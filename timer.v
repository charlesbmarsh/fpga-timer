==> flow/design.v <==
`timescale 1ns / 1ps
module timer(
    input clk_100MHz,
    input reset,
    input start_stop,
    input set_min,
    input set_sec,  
    output timer_done,
    output tick_1Hz,
    output [3:0] sec_1s,
    output [3:0] sec_10s,
    output [3:0] min_1s,
    output [3:0] min_10s   
    );
    reg a, b, c, d, e, f, g, h, i;
    wire db_set_min, db_set_sec, db_start_stop;
    always @(posedge clk_100MHz) begin
        a <= set_min;
        b <= a;
        c <= b;
    end
    assign db_set_min = c;
    always @(posedge clk_100MHz) begin
        d <= set_sec;
        e <= d;
        f <= e;
    end
    assign db_set_sec = f;
    always @(posedge clk_100MHz) begin
        g <= start_stop;
        h <= g;
        i <= h;
    end
    assign db_start_stop = i;
    reg [31:0] ctr_1Hz = 32'h0;
    reg tick_1Hz_pulse = 1'b0;
    reg timer_done = 1'b0;
    always @(posedge clk_100MHz or posedge reset)
        if (reset)
            ctr_1Hz <= 32'h0;
        else
            if (ctr_1Hz == 99_999_999) begin
                ctr_1Hz <= 32'h0;
                tick_1Hz_pulse <= 1'b1;
            end
            else begin
                ctr_1Hz <= ctr_1Hz + 1;
                tick_1Hz_pulse <= 1'b0;
            end
    assign tick_1Hz = tick_1Hz_pulse;
    reg [5:0] seconds_ctr = 6'd0;
    reg [6:0] minutes_ctr = 7'd0;
    reg enable_countdown = 1'b0;
    reg [3:0] db_set_min_r = 4'b0;
    reg [3:0] db_set_sec_r = 4'b0;
    reg [3:0] db_start_stop_r = 4'b0;
    always @(posedge clk_100MHz) begin
        db_set_min_r <= {db_set_min_r[2:0], db_set_min};
        db_set_sec_r <= {db_set_sec_r[2:0], db_set_sec};
        db_start_stop_r <= {db_start_stop_r[2:0], db_start_stop};
    end
    wire db_min_pos_edge = db_set_min_r[3] & ~db_set_min_r[2];
    wire db_sec_pos_edge = db_set_sec_r[3] & ~db_set_sec_r[2];
    wire db_start_stop_pos_edge = db_start_stop_r[3] & ~db_start_stop_r[2];
    always @(posedge clk_100MHz or posedge reset) begin
        if (reset) begin
            minutes_ctr <= 7'd0;
            seconds_ctr <= 6'd0;
            enable_countdown <= 1'b0;
            timer_done <= 1'b0;
        end else begin
            if (db_min_pos_edge & ~enable_countdown) begin
                minutes_ctr <= (minutes_ctr == 99) ? 7'd0 : minutes_ctr + 1;
            end
            if (db_sec_pos_edge & ~enable_countdown) begin
                seconds_ctr <= (seconds_ctr == 59) ? 6'd0 : seconds_ctr + 1;
            end
            if (db_start_stop_pos_edge) begin
                enable_countdown <= ~enable_countdown;
                timer_done <= 1'b0;
            end
            if (enable_countdown && tick_1Hz_pulse) begin
                if (seconds_ctr == 6'd0) begin
                    if (minutes_ctr != 7'd0) begin
                        seconds_ctr <= 6'd59;
                        minutes_ctr <= minutes_ctr - 1;
                    end else begin
                        seconds_ctr <= 6'd0;
                        enable_countdown <= 1'b0;  
                        timer_done <= 1'b1;
                    end
                end else begin
                    seconds_ctr <= seconds_ctr - 1;
                end
            end
        end
    end
    assign sec_1s  = seconds_ctr % 10;
    assign sec_10s = seconds_ctr / 10;
    assign min_1s  = minutes_ctr % 10;
    assign min_10s = minutes_ctr / 10;
endmodule
Reports on timer
Tool output for the design above, in the order of the flow.
Line numbers count from 1 in the design file above.
Cell names lack the library's common part.
The mark - stands for no value.

set-up
  design top = timer
  clock port = clk_100MHz
  standard-cell library = sky130hd
  timing corner = tt_025C_1v80

Elaborated design
Source: Yosys, flattened and elaborated, memories not mapped. Widths are those after wreduce. Registers that Yosys merges into a memory's read port (data or address) are not register bits. Print and check cells do not count. Equal cells are merged and count once.

bit counts
  bits in registers = 69
  latch bits = 0
  memory bits (writable) = 0
  memory bits (read-only) = 0
  clocked read ports x word width = 0
  memories = 0
  input bits = 5
  elaborated cells = 63

operators by class
  add/sub/neg operators = 5
  multipliers = 0
  div/mod/pow operators = 4
  $lt $le $gt $ge = 0
  equality and inequality tests = 3
  shift-type cells = 0
  muxes and demuxes = 20
  bitwise operators = 9
  reductions and logical operators = 4

operator list
  operator                                                count
  divider 6 x 4 -> 32 bit (second input constant)         1
  modulo 6 x 4 -> 32 bit (second input constant)          1
  divider 7 x 4 -> 32 bit (second input constant)         1
  modulo 7 x 4 -> 32 bit (second input constant)          1
  2-to-1 mux 7 bit                                        5
  adder 32 x 1 -> 32 bit (second input constant)          1
  equality test 32 x 27 -> 1 bit (second input constant)  1
  2-to-1 mux 32 bit                                       1
  2-to-1 mux 6 bit                                        5
  2-to-1 mux 1 bit                                        9
  adder 7 x 1 -> 7 bit (second input constant)            1
  subtractor 7 x 1 -> 7 bit (second input constant)       1
  equality test 7 bit (second input constant)             1
  nonzero test 7 bit                                      1
  adder 6 x 1 -> 6 bit (second input constant)            1
  subtractor 6 x 1 -> 6 bit (second input constant)       1
  equality test 6 bit (second input constant)             1
  zero test 6 bit                                         1
  bitwise AND 1 bit                                       5
  NOT 1 bit                                               4
  nonzero test 2 bit                                      1
  logical AND 1 bit                                       1

Longest topological paths
Yosys ltp: most cells in a row. Word level: on the elaborated netlist, between registers, memories and ports. Mapped: between sequential cells and ports; inverters and the memories' decode and read muxes count.

logic depth
  word-level depth = 7
  ABC_AREA = 1
  depth in mapped cells = 20
  gate-level depth less buffers = 19

Mapped cells and area
Source: synth_stat.txt of the flow (Yosys; design flattened, memories mapped). It holds for the ABC_AREA given above (unset counts as 0); a run with the other value may have another netlist.

mapped netlist
  standard cells after synthesis = 491
  cell area after synthesis = 4093.9 um^2
  area of sequential cells = 1626.6 um^2
  flip-flop cells = 69
  buffers = 9

cells by type
  type     count  total area (um^2)
  dfrtp_1  47     1.18E+03
  dfxtp_1  21     420.403
  nand2_1  84     315.302
  xor2_1   28     245.235
  inv_1    61     228.97
  ha_1     15     187.68
  nor2_1   39     146.39
  o21ai_0  23     115.11
  nor3_1   21     105.101
  a21oi_1  20     100.096
  nand2_4  8      90.086
  nand3_1  18     90.086
  nand3_2  9      90.086
  nand4_1  13     81.328
  nand3_4  4      70.067
  nor4_1   8      50.048
  buf_6    4      45.043
  nand2_2  7      43.792

Other cell types: 31; their cells: 61.

Path before layout
OpenSTA on the mapped netlist: ideal clock, no wires. The path of least setup slack (recovery checks aside). Input and output delay are each 20% of the period. Register names are those of the netlist, which keeps one name where synthesis merged equal registers.

timing path after synthesis
  path type = reg2out
  from = reg seconds_ctr[4]
  to = out sec_1s[3]
  period = 3100 ps
  external output delay = 620 ps
  arrival time = 2437 ps
  setup slack = 43 ps
  path delay = 2437 ps
  stages on the path = 13
  synthesis period reached = 3057 ps

"path delay" is the arrival time less input delay plus setup time.
A path that ends at an output port has no setup time.
"stages on the path": output pins that drive a net of the path, with the launching flip-flop's if there is one; two outputs of one cell count as two.
"synthesis period reached" = period - worst setup slack (recovery checks aside). The figure is calculated, with input and output delays left at 20% of the set period.
The rows between start and end are the longest chain of elaborated cells between them; the timing report does not say that the signal goes this way. Where chains are equally long, one stands for them.
A line is the first line of the expression or statement that the cell stems from. Yosys adds cells for indexed reads and writes and turns some case tables into memories.
At most two assigning lines are given for a register; there are more.

on the way, after synthesis
  cell sequence = dfrtp_1 inv_1 ha_1 or2_2 ha_1 o21ai_4 nand3_2 xor2_2 inv_2 ha_1 xor2_1 nand2_1 o21ai_1
  cells in the longest elaborated chain = 1
  elaborated cells on any way between the ends = 1

ends and longest elaborated chain, after synthesis
  item                    RTL line  RTL
  start: declaration      51        reg [5:0] seconds_ctr = 6'd0;
  start: assignment       76        seconds_ctr <= (seconds_ctr == 59) ? 6'd0 : seconds_ctr + 1;
  start: assignment       93        seconds_ctr <= seconds_ctr - 1;
  modulo 6 x 4 -> 32 bit  98        assign sec_1s  = seconds_ctr % 10;
  end: declaration        10        output [3:0] sec_1s,

Timing after layout
Path of least setup slack in the final report of flow run A (OpenROAD, finished layout, wires in). Where an end is a register, its clock arrival counts in the times.
The report prints the path's times to 10 ps; the period is as set.

timing path post-layout
  path type = reg2out
  from = reg seconds_ctr[4]
  to = out sec_1s[3]
  period = 3630 ps
  external output delay = 730 ps
  arrival time = 2820 ps
  setup slack = 80 ps
  stages on the path = 14

The rows between start and end are the longest chain of elaborated cells between them; the timing report does not say that the signal goes this way. Where chains are equally long, one stands for them.
At most two assigning lines are given for a register; there are more.

on the way, post-layout
  cell sequence = dfrtp_2 inv_2 ha_1 or2_2 ha_1 o21ai_4 nand3_4 xor2_2 inv_2 ha_1 xor2_1 nand2_1 o21ai_1 dlygate4sd2_1
  cells in the longest elaborated chain = 1
  elaborated cells on any way between the ends = 1

ends and longest elaborated chain, post-layout
  item                    RTL line  RTL
  start: declaration      51        reg [5:0] seconds_ctr = 6'd0;
  start: assignment       76        seconds_ctr <= (seconds_ctr == 59) ? 6'd0 : seconds_ctr + 1;
  start: assignment       93        seconds_ctr <= seconds_ctr - 1;
  modulo 6 x 4 -> 32 bit  98        assign sec_1s  = seconds_ctr % 10;
  end: declaration        10        output [3:0] sec_1s,

Below are 2 stored runs of the flow (Yosys, OpenROAD; platform sky130hd) on timer, each with its settings and what was measured, unordered. Constraints: input delay and output delay 20% of the set period each, output load 0.01 pF.
"reached clock period" means the clock period less the worst setup slack. The figure is calculated, with input and output delays left at 20% of the set period.
"worst path time" = time allowed to the worst setup path (clock period - input delay - output delay, where it has them) - its slack; a late launch clock adds to it, a late capture clock takes from it.
"total power of the final layout" is the tool's figure for a default switching activity; nothing was simulated.
"worst path time" is given in steps of 10 ps.
A setting shown as . is not set for that run.

name                                                      flow run A  flow run B
period_ns                                                 3.63        5.02
CORE_UTILIZATION                                          21          40
PLACE_DENSITY_LB_ADDON                                    0.28        .
CELL_PAD_IN_SITES_GLOBAL_PLACEMENT                        3           .
TNS_END_PERCENT                                           25          .
ABC_AREA                                                  1           .
GPL_TIMING_DRIVEN                                         0           .
GPL_ROUTABILITY_DRIVEN                                    0           .
SLEW_MARGIN                                               5           20
MIN_ROUTING_LAYER                                         met2        .
MAX_ROUTING_LAYER                                         met5        .
CAP_MARGIN                                                20          20
CORE_MARGIN                                               2           2
area of the standard cells in the finished layout (um^2)  5004.8      4291.6
lowest setup slack (ps)                                   83          351
post-synthesis cell area (um^2)                           4093.9      3807.4
worst path time (ps)                                      2820        3660
type of the worst setup path                              reg2out     reg2out
total power of the final layout (µW)                      4036        2462
smallest hold slack (ps)                                  325         328
reached clock period (ps)                                 3547        4669
summed negative setup slack (ps)                          0           0
final utilization (%)                                     26.0        46.4
overall die area (um^2)                                   20628.1     10314.4
